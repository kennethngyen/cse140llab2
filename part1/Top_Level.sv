==> flow/design.v <==
module Top_Level #(parameter NS=60, NH=24)(
  input Reset,
        Timeset, 	   
        Alarmset,	   
		Minadv,
		Hrsadv,
		Alarmon,
		Pulse,		   
  output [6:0] S1disp, S0disp, 	    
               M1disp, M0disp, 
               H1disp, H0disp,
  output logic Buzz);	            
  logic[6:0] TSec, TMin, THrs,      
             AMin, AHrs;		    
  logic[6:0] Min, Hrs;
  logic S_max, M_max, H_max, 	    
        TMen, THen, AMen, AHen; 
  ct_mod_N  Sct(
    .clk(Pulse), .rst(Reset), .en(!Timeset), .modulus(NS),
    .ct_out(TSec), .ct_max(S_max));
  ct_mod_N Mct(
    .clk(Pulse), .rst(Reset), .en(S_max || Timeset && Minadv), .modulus(NS),
    .ct_out(TMin), .ct_max(M_max));
  ct_mod_N  Hct(
    .clk(Pulse), .rst(Reset), .en(M_max && S_max || Timeset && Hrsadv), .modulus(NH),
    .ct_out(THrs), .ct_max(H_max));
  ct_mod_N Mreg(
    .clk(Pulse), .rst(Reset), .en(Alarmset && Minadv), .modulus(NS),
    .ct_out(AMin), .ct_max()  ); 
  ct_mod_N  Hreg(
    .clk(Pulse), .rst(Reset), .en(Alarmset && Hrsadv), .modulus(NH),
    .ct_out(AHrs), .ct_max() ); 
  lcd_int Sdisp(					   
    .bin_in    (TSec),
	.Segment1  (S1disp),
	.Segment0  (S0disp)
	);
  lcd_int Mdisp(
    .bin_in    (Alarmset ? AMin : TMin),
    .Segment1  (M1disp),
    .Segment0  (M0disp)
	);
  lcd_int Hdisp(
    .bin_in    (Alarmset ? AHrs : THrs),
    .Segment1  (H1disp),
    .Segment0  (H0disp)
	);
  alarm a1(
    .tmin(TMin), .amin(AMin), .thrs(THrs), .ahrs(AHrs), .buzz(Buzz), .enable(Alarmon)
  );
endmodule
module alarm(
  input[6:0]   tmin,
               amin,
			   thrs,
			   ahrs,					
         enable,	 
  output logic buzz
);
  always_comb
    buzz = tmin == amin && thrs == ahrs && enable;
endmodule
module ct_mod_N( 
  input             clk, 
                    rst, 	    
                    en,		    
  input       [6:0] modulus,    
  output logic[6:0] ct_out,	    
  output logic      ct_max);    
  always_ff @(posedge clk)	 begin :clk_loop
    if(rst)	begin      :reset_loop
	  ct_out <= 'b0;
	end			       :reset_loop
	else if(en)	begin  :inc_loop
      if(ct_out == modulus-1) ct_out <= 'b0;
	  else                    ct_out <= ct_out + 'b1;
    end				   :inc_loop
  end	  :clk_loop
    always_comb begin 
        ct_max = ct_out==(modulus-1); 
    end   
endmodule
module lcd_int(
  input[6:0] bin_in,
  output logic [6:0] Segment1,
                     Segment0);
  logic[3:0] bin0;			   
  assign bin0 = bin_in % 10;   
  logic[3:0] bin1;
  assign bin1 = bin_in/10;
  always_comb case(bin0) 
    4'b0000 : Segment0 = 7'h7E;	    
    4'b0001 : Segment0 = 7'h30;	    
    4'b0010 : Segment0 = 7'h6D;				  
    4'b0011 : Segment0 = 7'h79;				  
    4'b0100 : Segment0 = 7'h33;          	  
    4'b0101 : Segment0 = 7'h5B;
    4'b0110 : Segment0 = 7'h5F;
    4'b0111 : Segment0 = 7'h70;	    
    4'b1000 : Segment0 = 7'h7F;	    
    4'b1001 : Segment0 = 7'h7B;
	default : Segment0 = 7'h00;
  endcase
    always_comb case(bin1) 
    4'b0000 : Segment1 = 7'h7E;
    4'b0001 : Segment1 = 7'h30;
    4'b0010 : Segment1 = 7'h6D;
    4'b0011 : Segment1 = 7'h79;
    4'b0100 : Segment1 = 7'h33;          
    4'b0101 : Segment1 = 7'h5B;
    4'b0110 : Segment1 = 7'h5F;
    4'b0111 : Segment1 = 7'h70;
    4'b1000 : Segment1 = 7'h7F;
    4'b1001 : Segment1 = 7'h7B;
	default : Segment1 = 7'h00;
  endcase
endmodule
# Step by step through the tools: Top_Level
# Tool output for the design above, in the order of the flow.
# Lines are those of the file above, counted from 1.
# Operators carry their Yosys type and port widths (W data, S select, Z words).
# Cell names lack the library's common part.
design:
  top: "Top_Level"
  clk_port: "Pulse"
  lib: "sky130hd"
  pvt_corner: "tt_025C_1v80"

# After elaboration
# Yosys after proc, flatten, opt, wreduce and memory -nomap, before mapping. Enables and synchronous resets that opt folds into registers are not counted as muxes. Memory bits, and registers merged into a memory's read port (data or address), are not among the register bits. Print and check cells are not counted. Equal cells are merged and count once.
# Memory sizes are those after Yosys's memory passes, which may raise the word count (mostly to a power of two), join words into wider ones and drop unused or constant bits.
bits:
  rom_bits: 672
  regBits: 35
  n_memories: 6
op_classes:
  div_mod_pow: 6
  reduce_and_logical: 9
  muxes: 7
  n_addsub: 5
  n_eq: 7
memory_table:
  columns: ["name", "size", "width", "rd", "write_ports", "line_no", "text"]
  rows:
  - ["(no name shown)", 16, 7, 1, 0, 104, "always_comb case(bin1)"]
  - ["(no name shown)", 16, 7, 1, 0, 91, "always_comb case(bin0)"]
  - ["(no name shown)", 16, 7, 1, 0, 104, null]
  - ["(no name shown)", 16, 7, 1, 0, 91, null]
  - ["(no name shown)", 16, 7, 1, 0, 104, null]
  - ["(no name shown)", 16, 7, 1, 0, 91, null]
op_table:
  columns: ["cell", "n"]
  rows:
  - ["$div A7 B4 Y32 const B", 3]
  - ["$mod A7 B4 Y32 const B", 3]
  - ["$mux W7", 7]
  - ["$add A7 B1 Y7 const B", 5]
  - ["$eq A7 B6 Y1 const B", 3]
  - ["$eq A7 B5 Y1 const B", 2]
  - ["$eq A7 B7 Y1", 2]
  - ["$logic_and A1 B7 Y1", 1]
  - ["$logic_and A1 B1 Y1", 6]
  - ["$logic_or A1 B1 Y1", 2]

# Depth
# Yosys ltp: most cells in a row. Word level: on the elaborated netlist, between registers, memories and ports. Mapped: between sequential cells and ports; inverters and the memories' decode and read muxes count.
depth:
  ltp_word: 3
  ABC_AREA: 1
  depth_mapped: 30
  depth_no_buf: 30

# After synthesis
# Source: synth_stat.txt of the flow (Yosys; design flattened, memories mapped). It holds for the ABC_AREA given above (unset counts as 0); a run with the other value may have another netlist.
# The area totals of this step are shown rounded.
synth_totals:
  ff_cells: 35
  yosys_area_um2: 4970
  stdcells: 770
  buf_cells: 7
by_type:
  columns: ["cell", "n", "type_area_um2"]
  rows:
  - ["nand2_1", 200, 750.72]
  - ["dfxtp_1", 35, 700.672]
  - ["ha_1", 51, 638.112]
  - ["inv_1", 99, 371.606]
  - ["nor2_1", 58, 217.709]
  - ["nand3_1", 41, 205.197]
  - ["nand2_2", 27, 168.912]
  - ["o21ai_0", 31, 155.149]
  - ["a21oi_1", 30, 150.144]
  - ["nand3_4", 8, 140.134]
  - ["nand4_1", 21, 131.376]
  - ["nand2_4", 11, 123.869]
  - ["xor2_1", 12, 105.101]
  - ["nand3b_1", 13, 97.594]
  - ["nand3_2", 9, 90.086]
  - ["o21ai_2", 10, 87.584]
  - ["nor2_4", 7, 78.826]
  - ["nor3_1", 15, 75.072]
# Other cell types: 33; their cells: 92.

# Path before layout
# Source: OpenSTA report_checks on the synthesized netlist (no wires, ideal clock, input and output delay 20% of the period each), path of least setup slack; recovery checks are left aside. Register names are those of the netlist, which keeps one name where synthesis merged equal registers.
synth_timing:
  kind: "in2out"
  startpoint: "in Alarmset"
  endpoint: "out M1disp[6]"
  t_first_pin_ps: 1264
  t_arrival_ps: 4151
  setup_slack_ps: 905
  in_delay_ps: 1264
  driving_pins: 22
  path_buffers: 2
  delay_ps: 2887
  required_time_ps: 5056
  tclk_ps: 6320
  synth_period_reached_ps: 5415
# "delay_ps" is the arrival time less input delay plus setup time.
# A path that ends at an output port has no setup time.
# "driving_pins": output pins that drive a net of the path, with the launching flip-flop's if there is one; two outputs of one cell count as two.
# "synth_period_reached_ps" = period - worst setup slack (recovery checks aside). The figure is calculated, with input and output delays left at 20% of the set period.
# The rows between start and end are the longest chain of elaborated cells between them; the timing report does not say that the signal goes this way. Where chains are equally long, one stands for them.
# A line is the first line of the expression or statement that the cell stems from. Yosys adds cells for indexed reads and writes and turns some case tables into memories.
# A memory read counts as a cell of the chain, while the word-level depth stops at memories.
synth_via:
  cell_sequence: "buf_6 -> o21ai_2 -> inv_4 -> ha_1 -> o21ai_4 -> nand2_4 -> nor2_8 -> inv_2 -> buf_6 -> nand3_2 -> o21ai_2 -> nor2_4 -> nand3_4 -> nand2_1 -> nand2_1 -> inv_2 -> nand2_4 -> nand2_4 -> inv_1 -> ha_1 -> or2_2 -> a31oi_1"
  elab_chain_len: 3
  cells_between: 3
  lines_between: 3
  cone_classes: "div (1); mux (1); memory (1)"
synth_lines:
  columns: ["element", "line_no", "text"]
  rows:
  - ["start: declaration", 4, "Alarmset,"]
  - ["$mux W7", 39, ".bin_in    (Alarmset ? AMin : TMin),"]
  - ["$div A7 B4 Y32", 90, "assign bin1 = bin_in/10;"]
  - ["$mem_v2 Z16 W7", 104, "always_comb case(bin1)"]
  - ["end: declaration", 10, "M1disp, M0disp,"]

# Stored flow runs of Top_Level (2 of them; Yosys, OpenROAD, sky130hd). They differ in their settings and are not a sequence. Constraints: input delay and output delay 20% of the set period each, output load 0.01 pF.
runs:
  - name: "run A"
    settings:
      period_ns: 11.9
      CORE_UTILIZATION: 56
      PLACE_DENSITY_LB_ADDON: 0.29
      HOLD_SLACK_MARGIN: 0.29
      CORE_ASPECT_RATIO: 1.72
      CELL_PAD_IN_SITES_DETAIL_PLACEMENT: 1
      ABC_AREA: 1
      GPL_TIMING_DRIVEN: 0
      CTS_CLUSTER_SIZE: 12
      CAP_MARGIN: 20
      CORE_MARGIN: 2
      SLEW_MARGIN: 20
    outcome: "incomplete, routing halted on GRT-0116"
  - name: "run B"
    settings:
      period_ns: 6.79
      CORE_UTILIZATION: 55
      SETUP_SLACK_MARGIN: -0.56
      PLACE_DENSITY_LB_ADDON: 0.14
      CORE_ASPECT_RATIO: 1.38
      CELL_PAD_IN_SITES_DETAIL_PLACEMENT: 1
      CTS_CLUSTER_SIZE: 28
      CAP_MARGIN: 35
      SLEW_MARGIN: 10
      CORE_MARGIN: 2
    outcome: "incomplete, routing halted on GRT-0232"
